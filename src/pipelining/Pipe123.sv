==> flow/design.v <==
module top_level (input logic [0:0] clk,
  input logic [0:0] rst,
  input logic [0:0] __in0,
  input logic [7:0] __in1,
  output logic [0:0] __out0,
  output logic [7:0] __out1);
  logic [46:0] zll_pure_dispatch5_in;
  logic [8:0] main_refold1_in;
  logic [35:0] main_conn1_in;
  logic [26:0] main_conn1_out;
  logic [26:0] zll_main_thrice2_in;
  logic [26:0] zll_main_thrice2_out;
  logic [26:0] zll_main_out3_in;
  logic [8:0] zll_main_out3_out;
  logic [46:0] zll_pure_dispatch4_in;
  logic [44:0] zll_pure_dispatch_in;
  logic [44:0] zll_main_refold_in;
  logic [35:0] main_conn1_inR1;
  logic [26:0] main_conn1_outR1;
  logic [26:0] zll_main_thrice2_inR1;
  logic [26:0] zll_main_thrice2_outR1;
  logic [35:0] main_refold_in;
  logic [46:0] main_refold_out;
  logic [46:0] zll_pure_dispatch1_in;
  logic [17:0] zll_pure_dispatch3_in;
  logic [17:0] zll_main_refold1_in;
  logic [35:0] main_conn1_inR2;
  logic [26:0] main_conn1_outR2;
  logic [26:0] zll_main_thrice2_inR2;
  logic [26:0] zll_main_thrice2_outR2;
  logic [35:0] main_refold_inR1;
  logic [46:0] main_refold_outR1;
  logic [0:0] __continue;
  logic [37:0] __resumption_tag;
  logic [37:0] __resumption_tag_next;
  assign zll_pure_dispatch5_in = {{__in0, __in1}, __resumption_tag};
  assign main_refold1_in = zll_pure_dispatch5_in[46:38];
  assign main_conn1_in = {27'h0, main_refold1_in[8:0]};
  Main_conn1  inst (main_conn1_in[35:9], main_conn1_in[8:0], main_conn1_out);
  assign zll_main_thrice2_in = main_conn1_out;
  ZLL_Main_thrice2  instR1 (zll_main_thrice2_in[26:0], zll_main_thrice2_out);
  assign zll_main_out3_in = zll_main_thrice2_out;
  ZLL_Main_out3  instR2 (zll_main_out3_in[26:0], zll_main_out3_out);
  assign zll_pure_dispatch4_in = {{__in0, __in1}, __resumption_tag};
  assign zll_pure_dispatch_in = {zll_pure_dispatch4_in[46:38], zll_pure_dispatch4_in[35:27], zll_pure_dispatch4_in[26:0]};
  assign zll_main_refold_in = {zll_pure_dispatch_in[35:27], zll_pure_dispatch_in[26:0], zll_pure_dispatch_in[44:36]};
  assign main_conn1_inR1 = {zll_main_refold_in[35:9], zll_main_refold_in[44:36]};
  Main_conn1  instR3 (main_conn1_inR1[35:9], main_conn1_inR1[8:0], main_conn1_outR1);
  assign zll_main_thrice2_inR1 = main_conn1_outR1;
  ZLL_Main_thrice2  instR4 (zll_main_thrice2_inR1[26:0], zll_main_thrice2_outR1);
  assign main_refold_in = {zll_main_thrice2_outR1, zll_main_refold_in[8:0]};
  Main_refold  instR5 (main_refold_in[35:9], main_refold_in[8:0], main_refold_out);
  assign zll_pure_dispatch1_in = {{__in0, __in1}, __resumption_tag};
  assign zll_pure_dispatch3_in = {zll_pure_dispatch1_in[46:38], zll_pure_dispatch1_in[8:0]};
  assign zll_main_refold1_in = {zll_pure_dispatch3_in[8:0], zll_pure_dispatch3_in[17:9]};
  assign main_conn1_inR2 = {27'h0, zll_main_refold1_in[17:9]};
  Main_conn1  instR6 (main_conn1_inR2[35:9], main_conn1_inR2[8:0], main_conn1_outR2);
  assign zll_main_thrice2_inR2 = main_conn1_outR2;
  ZLL_Main_thrice2  instR7 (zll_main_thrice2_inR2[26:0], zll_main_thrice2_outR2);
  assign main_refold_inR1 = {zll_main_thrice2_outR2, zll_main_refold1_in[8:0]};
  Main_refold  instR8 (main_refold_inR1[35:9], main_refold_inR1[8:0], main_refold_outR1);
  assign {__continue, __out0, __out1, __resumption_tag_next} = (zll_pure_dispatch1_in[37:36] == 2'h1) ? main_refold_outR1 : ((zll_pure_dispatch4_in[37:36] == 2'h2) ? main_refold_out : {zll_main_out3_out, 29'h8000000, main_refold1_in[8:0]});
  initial __resumption_tag <= {6'h26{1'h0}};
  always @ (posedge clk or posedge rst) begin
    if (rst == 1'h1) begin
      __resumption_tag <= {6'h26{1'h0}};
    end else begin
      __resumption_tag <= __resumption_tag_next;
    end
  end
endmodule
module Main_conn1 (input logic [26:0] arg0,
  input logic [8:0] arg1,
  output logic [26:0] res);
  logic [71:0] zll_main_conn15_in;
  logic [71:0] zll_main_conn11_in;
  logic [71:0] zll_main_conn12_in;
  logic [35:0] zll_main_conn8_in;
  logic [35:0] zll_main_conn9_in;
  logic [25:0] zll_main_conn5_in;
  logic [16:0] zll_main_conn2_in;
  logic [35:0] zll_main_conn17_in;
  logic [25:0] zll_main_conn4_in;
  logic [16:0] zll_main_conn10_in;
  logic [35:0] zll_main_conn13_in;
  logic [33:0] zll_main_conn7_in;
  logic [33:0] zll_main_conn1_in;
  logic [24:0] zll_main_conn14_in;
  logic [35:0] zll_main_conn16_in;
  logic [8:0] zll_main_conn6_in;
  assign zll_main_conn15_in = {arg1, arg0, arg0, arg1};
  assign zll_main_conn11_in = {zll_main_conn15_in[71:63], zll_main_conn15_in[62:36], zll_main_conn15_in[62:36], zll_main_conn15_in[71:63]};
  assign zll_main_conn12_in = {zll_main_conn11_in[71:63], zll_main_conn11_in[62:36], zll_main_conn11_in[62:36], zll_main_conn11_in[71:63]};
  assign zll_main_conn8_in = {zll_main_conn12_in[62:36], zll_main_conn12_in[71:63]};
  assign zll_main_conn9_in = zll_main_conn8_in[35:0];
  assign zll_main_conn5_in = {zll_main_conn9_in[25:18], zll_main_conn9_in[17:9], zll_main_conn9_in[8:0]};
  assign zll_main_conn2_in = {zll_main_conn5_in[25:18], zll_main_conn5_in[8:0]};
  assign zll_main_conn17_in = zll_main_conn12_in[35:0];
  assign zll_main_conn4_in = {zll_main_conn17_in[34:27], zll_main_conn17_in[17:9], zll_main_conn17_in[8:0]};
  assign zll_main_conn10_in = {zll_main_conn4_in[25:18], zll_main_conn4_in[8:0]};
  assign zll_main_conn13_in = zll_main_conn11_in[35:0];
  assign zll_main_conn7_in = {zll_main_conn13_in[34:27], zll_main_conn13_in[25:18], zll_main_conn13_in[17:9], zll_main_conn13_in[8:0]};
  assign zll_main_conn1_in = {zll_main_conn7_in[25:18], zll_main_conn7_in[33:26], zll_main_conn7_in[17:9], zll_main_conn7_in[8:0]};
  assign zll_main_conn14_in = {zll_main_conn1_in[33:26], zll_main_conn1_in[25:18], zll_main_conn1_in[8:0]};
  assign zll_main_conn16_in = zll_main_conn15_in[35:0];
  assign zll_main_conn6_in = zll_main_conn16_in[8:0];
  assign res = ((zll_main_conn16_in[35] == 1'h0) && (zll_main_conn16_in[26] == 1'h0)) ? {zll_main_conn6_in[8:0], 18'h0} : (((zll_main_conn13_in[35] == 1'h1) && (zll_main_conn13_in[26] == 1'h1)) ? {zll_main_conn14_in[8:0], 1'h1, zll_main_conn14_in[16:9], 1'h1, zll_main_conn14_in[24:17]} : (((zll_main_conn17_in[35] == 1'h1) && (zll_main_conn17_in[26] == 1'h0)) ? {zll_main_conn10_in[8:0], 1'h1, zll_main_conn10_in[16:9], 9'h0} : {zll_main_conn2_in[8:0], 10'h1, zll_main_conn2_in[16:9]}));
endmodule
module ZLL_Main_thrice2 (input logic [26:0] arg0,
  output logic [26:0] res);
  logic [26:0] zll_main_thrice_in;
  logic [8:0] main_io_one_in;
  logic [17:0] zll_main_io_one1_in;
  logic [8:0] zll_main_io_one2_in;
  logic [8:0] zll_main_io_one_in;
  logic [7:0] zll_main_one_in;
  logic [15:0] binop_in;
  logic [8:0] lit_in;
  logic [8:0] main_io_two_in;
  logic [17:0] zll_main_io_two1_in;
  logic [8:0] zll_main_io_two_in;
  logic [8:0] zll_main_io_two3_in;
  logic [7:0] zll_main_two_in;
  logic [15:0] binop_inR1;
  logic [8:0] lit_inR1;
  logic [8:0] main_io_three_in;
  logic [17:0] zll_main_io_three1_in;
  logic [8:0] zll_main_io_three_in;
  logic [8:0] zll_main_io_three3_in;
  logic [7:0] zll_main_three1_in;
  logic [15:0] binop_inR2;
  logic [8:0] lit_inR2;
  assign zll_main_thrice_in = arg0;
  assign main_io_one_in = zll_main_thrice_in[26:18];
  assign zll_main_io_one1_in = {main_io_one_in[8:0], main_io_one_in[8:0]};
  assign zll_main_io_one2_in = zll_main_io_one1_in[17:9];
  assign zll_main_io_one_in = zll_main_io_one2_in[8:0];
  assign zll_main_one_in = zll_main_io_one_in[7:0];
  assign binop_in = {zll_main_one_in[7:0], 8'h1};
  assign lit_in = zll_main_io_one1_in[8:0];
  assign main_io_two_in = zll_main_thrice_in[17:9];
  assign zll_main_io_two1_in = {main_io_two_in[8:0], main_io_two_in[8:0]};
  assign zll_main_io_two_in = zll_main_io_two1_in[17:9];
  assign zll_main_io_two3_in = zll_main_io_two_in[8:0];
  assign zll_main_two_in = zll_main_io_two3_in[7:0];
  assign binop_inR1 = {zll_main_two_in[7:0], 8'h2};
  assign lit_inR1 = zll_main_io_two1_in[8:0];
  assign main_io_three_in = zll_main_thrice_in[8:0];
  assign zll_main_io_three1_in = {main_io_three_in[8:0], main_io_three_in[8:0]};
  assign zll_main_io_three_in = zll_main_io_three1_in[17:9];
  assign zll_main_io_three3_in = zll_main_io_three_in[8:0];
  assign zll_main_three1_in = zll_main_io_three3_in[7:0];
  assign binop_inR2 = {zll_main_three1_in[7:0], 8'h3};
  assign lit_inR2 = zll_main_io_three1_in[8:0];
  assign res = {(lit_in[8] == 1'h0) ? 9'h0 : {1'h1, binop_in[15:8] + binop_in[7:0]}, (lit_inR1[8] == 1'h0) ? 9'h0 : {1'h1, binop_inR1[15:8] + binop_inR1[7:0]}, (lit_inR2[8] == 1'h0) ? 9'h0 : {1'h1, binop_inR2[15:8] + binop_inR2[7:0]}};
endmodule
module Main_refold (input logic [26:0] arg0,
  input logic [8:0] arg1,
  output logic [46:0] res);
  logic [35:0] main_conn1_in;
  logic [26:0] main_conn1_out;
  logic [26:0] zll_main_thrice2_in;
  logic [26:0] zll_main_thrice2_out;
  logic [26:0] zll_main_out3_in;
  logic [8:0] zll_main_out3_out;
  assign main_conn1_in = {arg0, arg1};
  Main_conn1  inst (main_conn1_in[35:9], main_conn1_in[8:0], main_conn1_out);
  assign zll_main_thrice2_in = main_conn1_out;
  ZLL_Main_thrice2  instR1 (zll_main_thrice2_in[26:0], zll_main_thrice2_out);
  assign zll_main_out3_in = zll_main_thrice2_out;
  ZLL_Main_out3  instR2 (zll_main_out3_in[26:0], zll_main_out3_out);
  assign res = {zll_main_out3_out, 2'h2, arg1, arg0};
endmodule
module ZLL_Main_out3 (input logic [26:0] arg0,
  output logic [8:0] res);
  logic [26:0] zll_main_out31_in;
  logic [17:0] zll_main_out32_in;
  assign zll_main_out31_in = arg0;
  assign zll_main_out32_in = {zll_main_out31_in[17:9], zll_main_out31_in[8:0]};
  assign res = zll_main_out32_in[8:0];
endmodule
From RTL to reports: top_level
Tool output for the design above, in the order of the flow.
Line numbers count from 1 in the design file above.
Cell names lack the library's common part.
The mark - stands for no value.
- design top: top_level
- clock: clk
- standard-cell library: sky130hd
- timing corner: tt_025C_1v80

Elaborated design
Yosys after proc, flatten, opt, wreduce and memory -nomap, before mapping. Enables and synchronous resets that opt folds into registers are not counted as muxes. Memory bits, and registers merged into a memory's read port (data or address), are not among the register bits. Print and check cells are not counted. Equal cells are merged and count once.
- elaborated cells at 33
- register bits at 38
- input bits: 11
- output and inout port bits at 9
- add/sub/neg operators at 6
- multiplexer cells at 14
- noted reductions and logical operators: 6
- equality and inequality tests at 2
- bitwise operators: 4
- operators by type and width (kind ; number):
    47-bit two-way mux ; 2
    9-bit two-way mux ; 9
    18-bit two-way mux ; 3
    8-bit by 2-bit adder with 8-bit output with constant B ; 3
    8-bit by 1-bit adder with 8-bit output with constant B ; 2
    8-bit by 2-bit adder with 8-bit output with constant A and B ; 1
    1-bit logical AND ; 6
    1-bit NOT ; 4
    2-bit by 1-bit equality test with 1-bit output with constant B ; 1
    2-bit equality test with constant B ; 1

Logic depth
Longest topological path by Yosys (ltp), each cell counted once; first at word level (registers and memories cut), then after technology mapping (sequential cells cut; the memories' decode and read muxes count).
- depth in word-level cells at 16
- noted ABC_AREA: 0
- noted gate-level depth with buffers: 8
- noted depth with buffers taken out: 7

Synthesis result
Source: synth_stat.txt of the flow (Yosys; design flattened, memories mapped). It holds for the ABC_AREA given above (unset counts as 0); a run with the other value may have another netlist.
The area totals of this step are shown rounded.
- area of sequential cells at 950 um^2
- noted buffer cells: 9
- standard cells after synthesis at 211
- mapped flip-flops at 38
- cell area after synthesis: 2100 um^2
- cells by type (cell type ; number ; area in all (um^2)):
    dfrtp_1 ; 38 ; 950.912
    xnor2_1 ; 16 ; 140.134
    xor2_1 ; 11 ; 96.342
    ha_1 ; 7 ; 87.584
    nand2_1 ; 20 ; 75.072
    nor2_1 ; 19 ; 71.318
    nand3_1 ; 14 ; 70.067
    nor2b_1 ; 9 ; 56.304
    nand2b_1 ; 8 ; 50.048
    o22ai_1 ; 6 ; 37.536
    a21oi_1 ; 7 ; 35.034
    and4_1 ; 3 ; 26.275
    and3_1 ; 4 ; 25.024
    nand4_1 ; 4 ; 25.024
    buf_4 ; 3 ; 22.522
    nand4_4 ; 1 ; 21.27
    o21ai_1 ; 4 ; 20.019
    and2_1 ; 3 ; 18.768
Other cell types: 23; their cells: 34.
The figures by module come from a second, unflattened synthesis with its own total; it is not the netlist above.
- cell total of the unflattened synthesis: 746
- area total of the unflattened synthesis: 6000 um^2
Rows give one instance, submodules left out.
- modules (module ; area (um^2) ; cells ; times used):
    ZLL_Main_thrice2 ; 490 ; 73 ; 5
    top_level ; 1900 ; 139 ; 1
    Main_conn1 ; 180 ; 27 ; 5
    Main_refold ; 290 ; 40 ; 2
    ZLL_Main_out3 ; 68 ; 9 ; 3

Path before layout
Source: OpenSTA report_checks on the synthesized netlist (no wires, ideal clock, input and output delay 20% of the period each), path of least setup slack; recovery checks are left aside. Register names are those of the netlist, which keeps one name where synthesis merged equal registers.
- path kind: register to output
- from: register __resumption_tag[26]
- to: output port __out1[4]
- noted period: 2830 ps
- time at the first pin: 0 ps
- buffers on the path at 1
- delay of the path at 1910 ps
- slack at 354 ps
- noted data arrival time: 1910 ps
- noted stages on the path: 9
- synthesis period reached at 2476 ps
"delay of the path" = arrival - input delay + setup time.
A path that ends at an output port has no setup time.
"stages on the path": output pins that drive a net of the path, with the launching flip-flop's if there is one; two outputs of one cell count as two.
"synthesis period reached" is the clock period less the worst setup slack; recovery checks do not enter. This is arithmetic on one report: input and output delays are still those of the set period (20% each).
Between the ends stands the longest chain of elaborated cells between them, by number of cells; it is not shown to be the way that was timed. Of several equally long chains one is given.
Each line given opens the expression or statement behind the cell; cells for indexed reads and writes are added by Yosys, which also makes memories of some case tables.
- cell sequence: dfrtp_1 buf_4 and2_1 ha_1 nor3b_1 mux2_1 a22oi_1 xor2_1 nor2_1
- cells in the longest elaborated chain at 14
- elaborated cells between the ends (all ways) at 20
- source lines of those cells: 3
- RTL lines, path post-synthesis (what ; line ; RTL):
    start, declared ; 34 ; logic [37:0] __resumption_tag;
    start, assigned ; 66 ; __resumption_tag <= {6'h26{1'h0}};
    start, assigned ; 68 ; __resumption_tag <= __resumption_tag_next;
    1-bit logical AND ; 107 ; assign res = ((zll_main_conn16_in[35] == 1'h0) && (zll_main_conn16_in[26] == 1'h0)) ? {zll_main_conn6_in[8:0], ...
    18-bit two-way mux x3 ; 107 ;
    9-bit two-way mux ; 155 ; assign res = {(lit_in[8] == 1'h0) ? 9'h0 : {1'h1, binop_in[15:8] + binop_in[7:0]}, (lit_inR1[8] == 1'h0) ? 9'h ...
    1-bit NOT ; 107 ;
    1-bit logical AND ; 107 ;
    9-bit two-way mux x3 ; 107 ;
    8-bit by 2-bit adder with 8-bit output ; 155 ;
    9-bit two-way mux ; 155 ;
    47-bit two-way mux x2 ; 62 ; assign {__continue, __out0, __out1, __resumption_tag_next} = (zll_pure_dispatch1_in[37:36] == 2'h1) ? main_ref ...
    end, declared ; 6 ; output logic [7:0] __out1);

Path in the finished layout
From the final timing report of run A: the path of least setup slack in the routed layout; clock arrival at registers is part of the times.
The report prints the path's times to 10 ps; the period is as set.
- path kind: register to output
- from: register __resumption_tag[26]
- to: output port __out1[7]
- buffers on the path at 1
- time at the first pin: 280 ps
- noted data arrival time: 2830 ps
- noted stages on the path: 8
- slack at 1300 ps
- noted period: 5170 ps
Between the ends stands the longest chain of elaborated cells between them, by number of cells; it is not shown to be the way that was timed. Of several equally long chains one is given.
- cell sequence: dfrtp_1 and2_1 ha_1 nand2_1 o32a_1 o31a_1 nor3_1 clkdlybuf4s50_1
- cells in the longest elaborated chain at 14
- elaborated cells between the ends (all ways) at 20
- source lines of those cells: 3
- RTL lines, path after layout (what ; line ; RTL):
    start, declared ; 34 ; logic [37:0] __resumption_tag;
    start, assigned ; 66 ; __resumption_tag <= {6'h26{1'h0}};
    start, assigned ; 68 ; __resumption_tag <= __resumption_tag_next;
    1-bit logical AND ; 107 ; assign res = ((zll_main_conn16_in[35] == 1'h0) && (zll_main_conn16_in[26] == 1'h0)) ? {zll_main_conn6_in[8:0], ...
    18-bit two-way mux x3 ; 107 ;
    9-bit two-way mux ; 155 ; assign res = {(lit_in[8] == 1'h0) ? 9'h0 : {1'h1, binop_in[15:8] + binop_in[7:0]}, (lit_inR1[8] == 1'h0) ? 9'h ...
    1-bit NOT ; 107 ;
    1-bit logical AND ; 107 ;
    9-bit two-way mux x3 ; 107 ;
    8-bit by 2-bit adder with 8-bit output ; 155 ;
    9-bit two-way mux ; 155 ;
    47-bit two-way mux x2 ; 62 ; assign {__continue, __out0, __out1, __resumption_tag_next} = (zll_pure_dispatch1_in[37:36] == 2'h1) ? main_ref ...
    end, declared ; 6 ; output logic [7:0] __out1);

Ticket comment

Settings and measured results of 2 stored flow runs for module top_level (sky130hd), not sorted in any way. The constraints put input and output delay at 20% of the set period each and load the outputs with 0.01 pF.
By "clock period achieved" is meant the clock period of the run minus its worst setup slack. This is arithmetic on one report: input and output delays are still those of the set period (20% each).
"time on the worst setup path": the worst setup path's part of the clock period (all of it between registers, 20% less for each end at a port) less its slack. A launch clock that arrives late makes it longer, a capture clock that arrives late makes it shorter.
"overall power" rests on the timing tool's default activity at the inputs, not on a simulated workload.
"time on the worst setup path" is known to 10 ps.
Results are given in rounded form.

Run A

==> flow/run.sh <==
#!/bin/bash
# the make line also repeats the synthesis and layout settings of config.mk as NAME=value (left out here)
make -C /OpenROAD-flow-scripts/flow DESIGN_CONFIG=/design/flow/config.mk WORK_HOME=/design/flow/orfs CLKGATE_MAP_FILE= finish
==> flow/config.mk <==
export PLATFORM = sky130hd
export DESIGN_NAME = top_level
export DESIGN_NICKNAME = top_level
export VERILOG_FILES = /design/flow/design.v
export SDC_FILE = /design/flow/constraint.sdc
export NUM_CORES = 4
export LEC_CHECK = 0
export CAP_MARGIN = 20
export CELL_PAD_IN_SITES_DETAIL_PLACEMENT = 0
export CORE_MARGIN = 6
export CORE_UTILIZATION = 44
export CTS_CLUSTER_DIAMETER = 263
export CTS_CLUSTER_SIZE = 97
export MAX_ROUTING_LAYER = met5
export PLACE_DENSITY_LB_ADDON = 0.28
export SETUP_SLACK_MARGIN = 0.42
export SLEW_MARGIN = 20
==> flow/constraint.sdc <==
create_clock -name core_clock -period 5.17 [get_ports {clk}]
set_input_delay 1.0340 -clock core_clock [delete_from_list [all_inputs] [get_ports {clk}]]
set_output_delay 1.0340 -clock core_clock [all_outputs]
set_load 0.01 [all_outputs]

Measured in run A:
- noted the chip area in the Yosys report: 2100 um^2
- noted the area of the die: 6500 um^2
- std-cell area (final layout) at 2400 um^2
- final utilization: 53%
- setup slack of the worst path at 1300 ps
- final setup TNS: 0 ps
- noted the final worst hold slack: 520 ps
- overall power at 0.00061 W
- clock period achieved at 3867 ps
- time on the worst setup path at 2830 ps
- worst path kind: register to output

Run B

==> flow/run.sh <==
#!/bin/bash
# the make line also repeats the synthesis and layout settings of config.mk as NAME=value (left out here)
make -C /OpenROAD-flow-scripts/flow DESIGN_CONFIG=/design/flow/config.mk WORK_HOME=/design/flow/orfs CLKGATE_MAP_FILE= finish
==> flow/config.mk <==
export PLATFORM = sky130hd
export DESIGN_NAME = top_level
export DESIGN_NICKNAME = top_level
export VERILOG_FILES = /design/flow/design.v
export SDC_FILE = /design/flow/constraint.sdc
export NUM_CORES = 4
export LEC_CHECK = 0
export CAP_MARGIN = 20
export CELL_PAD_IN_SITES_GLOBAL_PLACEMENT = 1
export CORE_MARGIN = 7
export CORE_UTILIZATION = 38
export MIN_ROUTING_LAYER = met2
export PLACE_DENSITY_LB_ADDON = 0.1
export SETUP_SLACK_MARGIN = 0.36
export SLEW_MARGIN = 10
==> flow/constraint.sdc <==
create_clock -name core_clock -period 2.2 [get_ports {clk}]
set_input_delay 0.4400 -clock core_clock [delete_from_list [all_inputs] [get_ports {clk}]]
set_output_delay 0.4400 -clock core_clock [all_outputs]
set_load 0.01 [all_outputs]

Measured in run B:
- noted the chip area in the Yosys report: 2100 um^2
- noted the area of the die: 7700 um^2
- std-cell area (final layout) at 2900 um^2
- final utilization: 56%
- setup slack of the worst path at -310 ps
- final setup TNS: -1100 ps
- noted the final worst hold slack: 550 ps
- overall power at 0.0016 W
- clock period achieved at 2511 ps
- time on the worst setup path at 2070 ps
- worst path kind: register to output
